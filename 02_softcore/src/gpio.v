==> flow/design.v <==
module gpio #(
    parameter ADDR = 32'h0000_0000
) (
    input wire          clk,
    input wire          resetn,
    input wire          mem_valid,
    input wire [31:0]   mem_addr,
    input wire [3:0]    mem_wstrb,
    input wire [31:0]   mem_wdata,
    output reg [31:0]   mem_rdata,
    output reg          mem_ready,
    output reg [31:0]   io
);
    always @(posedge clk or negedge resetn) begin
        if (!resetn) begin
            io <= 0;
            mem_rdata <= 0;
            mem_ready <= 0;
        end else begin
            mem_rdata <= 0;
            mem_ready <= 0;
            if (mem_valid && ((mem_addr & 32'hFFFF_FFFF) == ADDR)) begin
                if (|mem_wstrb) begin
                    if (mem_wstrb[0]) io[ 7: 0] <= mem_wdata[ 7: 0];
                    if (mem_wstrb[1]) io[15: 8] <= mem_wdata[15: 8];
                    if (mem_wstrb[2]) io[23:16] <= mem_wdata[23:16];
                    if (mem_wstrb[3]) io[31:24] <= mem_wdata[31:24];
                    mem_ready <= 1;
                end else begin
                    mem_rdata <= io;
                    mem_ready <= 1;
                end
            end
        end
    end
endmodule
## Step by step through the tools: gpio

Tool output for the design above, in the order of the flow.
Lines are those of the file above, counted from 1.
Operators carry their Yosys type and port widths (W data, S select, Z words).
Cell names lack the library's common part.
A cell with - has no value.

| set-up | value |
|---|---|
| top module | gpio |
| clock port | clk |
| cell library | sky130hd |
| timing corner | tt_025C_1v80 |

## Word-level counts

Source: Yosys, flattened and elaborated, memories not mapped. Widths are those after wreduce. Registers that Yosys merges into a memory's read port (data or address) are not register bits. Print and check cells do not count. Equal cells are merged and count once.

| bit counts | value |
|---|---|
| register bits after elaboration | 65 |
| elaborated cells | 16 |

| operators by class | value |
|---|---|
| multiplexer cells | 3 |
| reductions and logical operators | 7 |

Operators by type and width:

| kind | count |
|---|---|
| $mux W32 | 2 |
| $logic_not A32 Y1 | 1 |
| $reduce_and A3 Y1 | 4 |
| $reduce_or A4 Y1 | 1 |
| $logic_and A1 B1 Y1 | 1 |
| $mux W1 | 1 |

## Depth

Depth = most cells in a row (Yosys ltp): at word level without a register or memory, in the mapped netlist without a sequential cell, where the memories' decode and read muxes count.

| depth | value |
|---|---|
| depth in word-level cells | 3 |
| ABC_AREA | 0 |
| depth in mapped cells | 5 |
| gate-level depth less buffers | 4 |

## Synthesis result

The flow's flattened synthesis, as Yosys stat reports it; memories are mapped. The netlist is that of the ABC_AREA named above (0 if unset); the other value can give another one.
The area totals of this step are shown rounded.

Cell types:

| cell | count | area in all (µm²) |
|---|---|---|
| dfrtp_1 | 65 | 1626.56 |
| mux2_2 | 32 | 360.346 |
| and2_1 | 32 | 200.192 |
| nor4_4 | 4 | 85.082 |
| nor4_1 | 7 | 43.792 |
| inv_1 | 4 | 15.014 |
| nand4_1 | 2 | 12.512 |
| nand4_2 | 1 | 12.512 |
| nor4_2 | 1 | 12.512 |
| clkbuf_1 | 3 | 11.261 |
| or3b_2 | 1 | 8.758 |
| nor3b_1 | 1 | 7.507 |
| nand3_1 | 1 | 5.005 |
| nor3_1 | 1 | 5.005 |
| nand2_1 | 1 | 3.754 |
| nor2_1 | 1 | 3.754 |

| synthesis totals | value |
|---|---|
| standard cells after synthesis | 157 |
| mapped area | 2414 µm² |
| flip-flops | 65 |
| buffers | 3 |

## Timing after synthesis

OpenSTA on the mapped netlist: ideal clock, no wires. The path of least setup slack (recovery checks aside). Input and output delay are each 20% of the period. Register names are those of the netlist, which keeps one name where synthesis merged equal registers.

| timing path post-synthesis | value |
|---|---|
| kind | input to register |
| start | input port mem_addr[20] |
| end | register io[0] |
| clock period | 3.12 ns |
| input delay | 0.624 ns |
| setup time | 0.125 ns |
| launch time at the first pin | 0.624 ns |
| arrival | 2.164 ns |
| slack | 0.832 ns |
| delay of the path | 1.665 ns |
| driving pins on the path | 4 |
| buffers on the path | 0 |
| period reached after synthesis | 2.288 ns |

"delay of the path" = arrival - input delay + setup time.
"driving pins on the path": output pins that drive a net of the path, with the launching flip-flop's if there is one; two outputs of one cell count as two.
"period reached after synthesis" is the clock period less the worst setup slack; recovery checks do not enter. This is arithmetic on one report: input and output delays are still those of the set period (20% each).
The rows between start and end are the longest chain of elaborated cells between them; the timing report does not say that the signal goes this way. Where chains are equally long, one stands for them.
A line is the first line of the expression or statement that the cell stems from. Yosys adds cells for indexed reads and writes and turns some case tables into memories.

| between the ends, post-synthesis | value |
|---|---|
| cell sequence | nor4_1 > nand4_2 > nor4_4 > mux2_2 |
| length of the longest elaborated chain | 3 |
| elaborated cells on any way between the ends | 3 |

RTL lines, path post-synthesis:

| what | RTL line | text |
|---|---|---|
| start: declaration | 7 | `input wire [31:0]   mem_addr,` |
| $logic_not A32 Y1 | 22 | `if (mem_valid && ((mem_addr & 32'hFFFF_FFFF) == ADDR)) begin` |
| $logic_and A1 B1 Y1 | 22 |  |
| $reduce_and A3 Y1 | - |  |
| end: assignment | 16 | `io <= 0;` |
| end: assignment | 24 | `if (mem_wstrb[0]) io[ 7: 0] <= mem_wdata[ 7: 0];` |
| end: declaration | 12 | `output reg [31:0]   io` |

## Timing after layout

Path of least setup slack in the final report of job 1 (OpenROAD, finished layout, wires in). Where an end is a register, its clock arrival counts in the times.

| timing path after layout | value |
|---|---|
| kind | input to register |
| start | input port mem_addr[4] |
| end | register io[29] |
| clock period | 2.61 ns |
| input delay | 0.52 ns |
| setup time | 0.12 ns |
| launch time at the first pin | 0.52 ns |
| arrival | 2.17 ns |
| slack | 0.64 ns |
| driving pins on the path | 7 |
| buffers on the path | 3 |

The rows between start and end are the longest chain of elaborated cells between them; the timing report does not say that the signal goes this way. Where chains are equally long, one stands for them.

| between the ends, after layout | value |
|---|---|
| cell sequence | dlygate4sd2_1 > nor4_4 > nand4_4 > buf_6 > nor4_4 > buf_6 > mux2_2 |
| length of the longest elaborated chain | 3 |
| elaborated cells on any way between the ends | 3 |

RTL lines, path after layout:

| what | RTL line | text |
|---|---|---|
| start: declaration | 7 | `input wire [31:0]   mem_addr,` |
| $logic_not A32 Y1 | 22 | `if (mem_valid && ((mem_addr & 32'hFFFF_FFFF) == ADDR)) begin` |
| $logic_and A1 B1 Y1 | 22 |  |
| $reduce_and A3 Y1 | - |  |
| end: assignment | 16 | `io <= 0;` |
| end: assignment | 27 | `if (mem_wstrb[3]) io[31:24] <= mem_wdata[31:24];` |
| end: declaration | 12 | `output reg [31:0]   io` |

## Implementation results

Module gpio, platform sky130hd: 2 stored runs of the flow (Yosys, OpenROAD) with differing settings, in no particular order. Input and output delays are each 20% of the period that was set; the output load is 0.01 pF.
"period reached": clock period set for the run, less the worst setup slack. It is reckoned from that one timing run; input and output delays stay at 20% of the period that was set.
"time used up by the worst setup path" means the part of the period allowed to the worst setup path (the constraints hold back 20% at inputs and 20% at outputs) less its slack; where the path has registers, the arrival times of their clocks count too.
By "power consumption" is meant OpenSTA's value without simulated activity: inputs other than the clock are taken to toggle once in ten clock periods, and the tool carries that through the logic.
Measured values are rounded.
A setting shown as n/a is not set for that run.

| stored run | period_ns | SETUP_SLACK_MARGIN | CAP_MARGIN | CORE_MARGIN | CORE_UTILIZATION | SLEW_MARGIN | PLACE_DENSITY_LB_ADDON | CELL_PAD_IN_SITES_DETAIL_PLACEMENT | ABC_AREA | CTS_CLUSTER_SIZE | CTS_CLUSTER_DIAMETER | MAX_ROUTING_LAYER | mapped cell area after synthesis (µm²) | area of the die (µm²) | standard-cell area after layout (µm²) | setup slack of the critical path (ns) | total negative slack (ns) | power consumption (mW) | period reached (ns) | time used up by the worst setup path (ns) | critical path type |
|---|---|---|---|---|---|---|---|---|---|---|---|---|---|---|---|---|---|---|---|---|---|
| job 1 | 2.61 | 0.62 | 20 | 2 | 40 | 20 | n/a | n/a | n/a | n/a | n/a | n/a | 2414 | 6672 | 4365 | 0.645 | 0.000 | 1.878 | 1.965 | 1.44 | input to register |
| job 2 | 1.44 | 0.21 | 5 | 3 | 29 | 35 | 0.08 | 2 | 0 | 94 | 35 | met4 | 2414 | 9454 | 4538 | -0.241 | -9.851 | 3.698 | 1.681 | 1.39 | input to register |
